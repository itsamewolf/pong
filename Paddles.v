==> flow/design.v <==
module Paddles #(
    parameter paddle_width = 9'd5,     
    parameter paddle_length = 9'd40,     
	 parameter paddleU_ini=9'd100,
	 parameter paddleD_ini=9'd100      
	 ) (
	 input clock,
	 input reset,
	 input key3,
	 input key2,
	 input key1,
	 input key0,     
	 output wire [7:0] paddleU_pos,     
	 output wire [7:0] paddleD_pos     
	 );
   reg [7:0]	paddleU_ls;     
	reg [7:0]	paddleU_rs;     
	reg [7:0]	paddleD_ls;     
	reg [7:0]	paddleD_rs;     
	 assign paddleU_pos = paddleU_ls + (paddle_length/ 8'd2 - 8'd1);
	 assign paddleD_pos = paddleD_ls + (paddle_length/ 8'd2 - 8'd1);
	 always @ (posedge clock) begin
      if (reset) begin     
		   paddleU_ls=paddleU_ini;
	      paddleD_ls=paddleD_ini;
	   end 
		if (key3 && paddleU_ls>=8'd0) begin      
            paddleU_ls=paddleU_ls-8'd1;
				paddleU_rs=paddleU_rs-8'd1;
      end 
		if (key2 && paddleU_rs<=8'd239) begin    
			paddleU_ls=paddleU_ls+8'd1;
			paddleU_rs=paddleU_rs+8'd1;
	   end 
		if (key1 && paddleD_ls>=8'd0) begin      
         paddleD_ls=paddleD_ls-8'd1;
			paddleD_rs=paddleD_rs-8'd1;
	   end
		if (key0 && paddleD_rs<=8'd239) begin    
         paddleD_ls=paddleD_ls+8'd1;
			paddleD_rs=paddleD_rs+8'd1;	
	     end
	 end
endmodule	  
# Reports on Paddles
# Tool output for the design above, in the order of the flow.
# Lines are those of the file above, counted from 1.
# Library cell names are shortened.
# Not given: -
dict set report setup {
  top {Paddles}
  clk_port {clock}
  lib {sky130hd}
  pvt_corner {tt_025C_1v80}
}

# Word-level counts
# Counts by Yosys on the flattened word-level netlist (proc, flatten, opt, wreduce; memories kept). Register bits leave out memories and registers merged into their read ports (data or address); mux counts leave out enables and synchronous resets folded into registers. Print and check cells are left out. Cells with the same type and inputs are merged into one.
dict set report bits {
  ff_bits 32
  latchBits 0
  mem_bits_ro 0
  elab_cells 32
  out_inout_bits 16
  mem_count 0
  clocked_rd_ports_x_width 0
  mem_bits_rw 0
}
dict set report classes {
  mul 0
  cmp 4
  shifts 0
  addsub 10
  reduce_logical 4
  n_logic 0
  muxes 10
  equal 0
  div_mod_pow 0
}
# cell n
set op_table {}
lappend op_table {{8-bit two-way mux} 10}
lappend op_table {{8-bit by 1-bit adder with 8-bit output with constant B} 4}
lappend op_table {{8-bit by 1-bit subtractor with 8-bit output with constant B} 4}
lappend op_table {{8-bit by 1-bit greater-or-equal comparator with 1-bit output with constant B} 2}
lappend op_table {{8-bit by 5-bit adder with 8-bit output with constant B} 2}
lappend op_table {{8-bit less-or-equal comparator with constant B} 2}
lappend op_table {{1-bit logical AND} 4}

# Longest topological paths
# Depth = most cells in a row (Yosys ltp): at word level without a register or memory, in the mapped netlist without a sequential cell, where the memories' decode and read muxes count.
dict set report depth {
  ltp_word 7
  abc_area 0
  ltp_mapped 9
}

# After synthesis
# Source: synth_stat.txt of the flow (Yosys; design flattened, memories mapped). It holds for the ABC_AREA given above (unset counts as 0); a run with the other value may have another netlist.
dict set report synth_totals {
  ff_cells 32
  mapped_cells 275
  area_um2 2289.7
  n_buf 9
  seqArea_um2 640.6
}
# type n type_area_um2
set types {}
lappend types {dfxtp_1 32 640.614}
lappend types {xnor2_1 40 350.336}
lappend types {xor2_1 23 201.443}
lappend types {ha_1 10 125.12}
lappend types {nand2_1 31 116.362}
lappend types {nor2_1 27 101.347}
lappend types {inv_1 17 63.811}
lappend types {nor4b_1 6 52.55}
lappend types {nand2b_1 7 43.792}
lappend types {nand3_1 7 35.034}
lappend types {o21ai_0 7 35.034}
lappend types {nor4bb_1 3 30.029}
lappend types {nor3_1 5 25.024}
lappend types {nor4_1 4 25.024}
lappend types {nor4_2 2 25.024}
lappend types {or2_2 4 25.024}
lappend types {mux2_2 2 22.522}
lappend types {nor3b_1 3 22.522}
# Other cell types: 30; their cells: 45.

# Worst setup path after synthesis
# Path of least setup slack by OpenSTA after synthesis, without wires, with an ideal clock, recovery checks aside; 20% of the period is set as input and as output delay. Where synthesis merged equal registers, the netlist keeps one of their names.
dict set report synth_timing {
  kind {input port to flip-flop}
  startpoint {input key3}
  endpoint {register paddleU_ls[7]}
  delay_ps 1915
  input_delay_ps 1020
  t_arrival_ps 2801
  driving_pins 6
  slack_ps 2165
  required_ps 4966
  launch_ps 1020
  n_path_buf 0
  tclk_ps 5100
  period_less_setup_slack_ps 2935
}
# "delay_ps" is the arrival time less input delay plus setup time.
# "driving_pins" counts driving pins, that of a launching flip-flop among them; a cell with two outputs on the path counts twice.
# "period_less_setup_slack_ps" = period - worst setup slack (recovery checks aside). The figure is calculated, with input and output delays left at 20% of the set period.
# Between the ends stands the longest chain of elaborated cells between them, by number of cells; it is not shown to be the way that was timed. Of several equally long chains one is given.
# A line is the first line of the expression or statement that the cell stems from. Yosys adds cells for indexed reads and writes and turns some case tables into memories.
# At most two assigning lines are given for a register; there are more.
dict set report synth_via {
  path_cell_list {or4b_4 -> or4_4 -> or4_4 -> o211ai_4 -> nor4_1 -> xor2_1}
  elab_chain_len 5
}
# item line_no
set synth_rtl {}
lappend synth_rtl {{start: declaration} 9} ;# input key3,
lappend synth_rtl {{1-bit logical AND} 27} ;# if (key3 && paddleU_ls>=8'd0) begin
lappend synth_rtl {{8-bit two-way mux} 27}
lappend synth_rtl {{8-bit less-or-equal comparator} 31} ;# if (key2 && paddleU_rs<=8'd239) begin
lappend synth_rtl {{1-bit logical AND} 31}
lappend synth_rtl {{8-bit two-way mux} 31}
lappend synth_rtl {{end: assignment} 28} ;# paddleU_ls=paddleU_ls-8'd1;
lappend synth_rtl {{end: assignment} 32} ;# paddleU_ls=paddleU_ls+8'd1;
lappend synth_rtl {{end: declaration} 16} ;# reg [7:0] paddleU_ls;

# Path in the finished layout
# Path of least setup slack in the final report of entry A (OpenROAD, finished layout, wires in). Where an end is a register, its clock arrival counts in the times.
# The report prints the path's times to 10 ps; the period is as set.
dict set report layout_timing {
  kind {input port to flip-flop}
  startpoint {input key3}
  endpoint {register paddleU_ls[7]}
  tclk_ps 3040
  required_ps 3200
  driving_pins 7
  slack_ps 290
  n_path_buf 1
  t_arrival_ps 2900
  input_delay_ps 610
  launch_ps 610
}
# Between the ends stands the longest chain of elaborated cells between them, by number of cells; it is not shown to be the way that was timed. Of several equally long chains one is given.
# At most two assigning lines are given for a register; there are more.
dict set report layout_via {
  path_cell_list {clkdlybuf4s50_1 -> or4b_4 -> or4_4 -> or4_4 -> o211ai_4 -> nor4_1 -> xor2_1}
  elab_chain_len 5
}
# item line_no
set layout_rtl {}
lappend layout_rtl {{start: declaration} 9} ;# input key3,
lappend layout_rtl {{1-bit logical AND} 27} ;# if (key3 && paddleU_ls>=8'd0) begin
lappend layout_rtl {{8-bit two-way mux} 27}
lappend layout_rtl {{8-bit less-or-equal comparator} 31} ;# if (key2 && paddleU_rs<=8'd239) begin
lappend layout_rtl {{1-bit logical AND} 31}
lappend layout_rtl {{8-bit two-way mux} 31}
lappend layout_rtl {{end: assignment} 28} ;# paddleU_ls=paddleU_ls-8'd1;
lappend layout_rtl {{end: assignment} 32} ;# paddleU_ls=paddleU_ls+8'd1;
lappend layout_rtl {{end: declaration} 16} ;# reg [7:0] paddleU_ls;

# 2 stored runs of Paddles in the flow (synthesis by Yosys, layout by OpenROAD, sky130hd cells), in arbitrary order. Constraints: input delay and output delay 20% of the set period each, output load 0.01 pF.
# "achievedPeriod_ps": clock period set for the run, less the worst setup slack. It is reckoned from that one timing run; input and output delays stay at 20% of the period that was set.
# "timing.worst_path_ps" is the time allowed to the run's worst setup path (the clock period less input and output delay, where it has them) less its slack. Clock arrival times count: a late capture clock shortens it, a late launch clock lengthens it.
# "power_total_mw" is the tool's figure for a default switching activity; nothing was simulated.
# "timing.worst_path_ps" is given in steps of 10 ps.
run="entry A" settings period_ns=3.04 CAP_MARGIN=20 CORE_MARGIN=2 CORE_UTILIZATION=40 SLEW_MARGIN=20
run="entry A" results ws_setup_ps=293 total_die_area_um2=6345.7 achievedPeriod_ps=2747 power_total_mw=2.791 total_negative_slack_ps=0 timing.worst_path_ps=2140 critical_path_type="input port to flip-flop" yosys.chip_area_um2=2289.7 fin_util_pct=50.3 hold_worst_slack_ps=555 layout_stdcell_area_um2=2771.4
run="entry B" settings period_ns=3.78 CORE_UTILIZATION=27 SETUP_SLACK_MARGIN=0.95 PLACE_DENSITY=0.44 TNS_END_PERCENT=95 ABC_AREA=0 GPL_TIMING_DRIVEN=1 GPL_ROUTABILITY_DRIVEN=0 CTS_CLUSTER_SIZE=83 CAP_MARGIN=0 MIN_ROUTING_LAYER="met2" CORE_MARGIN=2 SLEW_MARGIN=20
run="entry B" results layout_stdcell_area_um2=2836.5 yosys.chip_area_um2=2289.7 ws_setup_ps=1034 power_total_mw=2.263 hold_worst_slack_ps=570 total_die_area_um2=9233.3 fin_util_pct=34.5 total_negative_slack_ps=0 achievedPeriod_ps=2746 timing.worst_path_ps=1990 critical_path_type="input port to flip-flop"
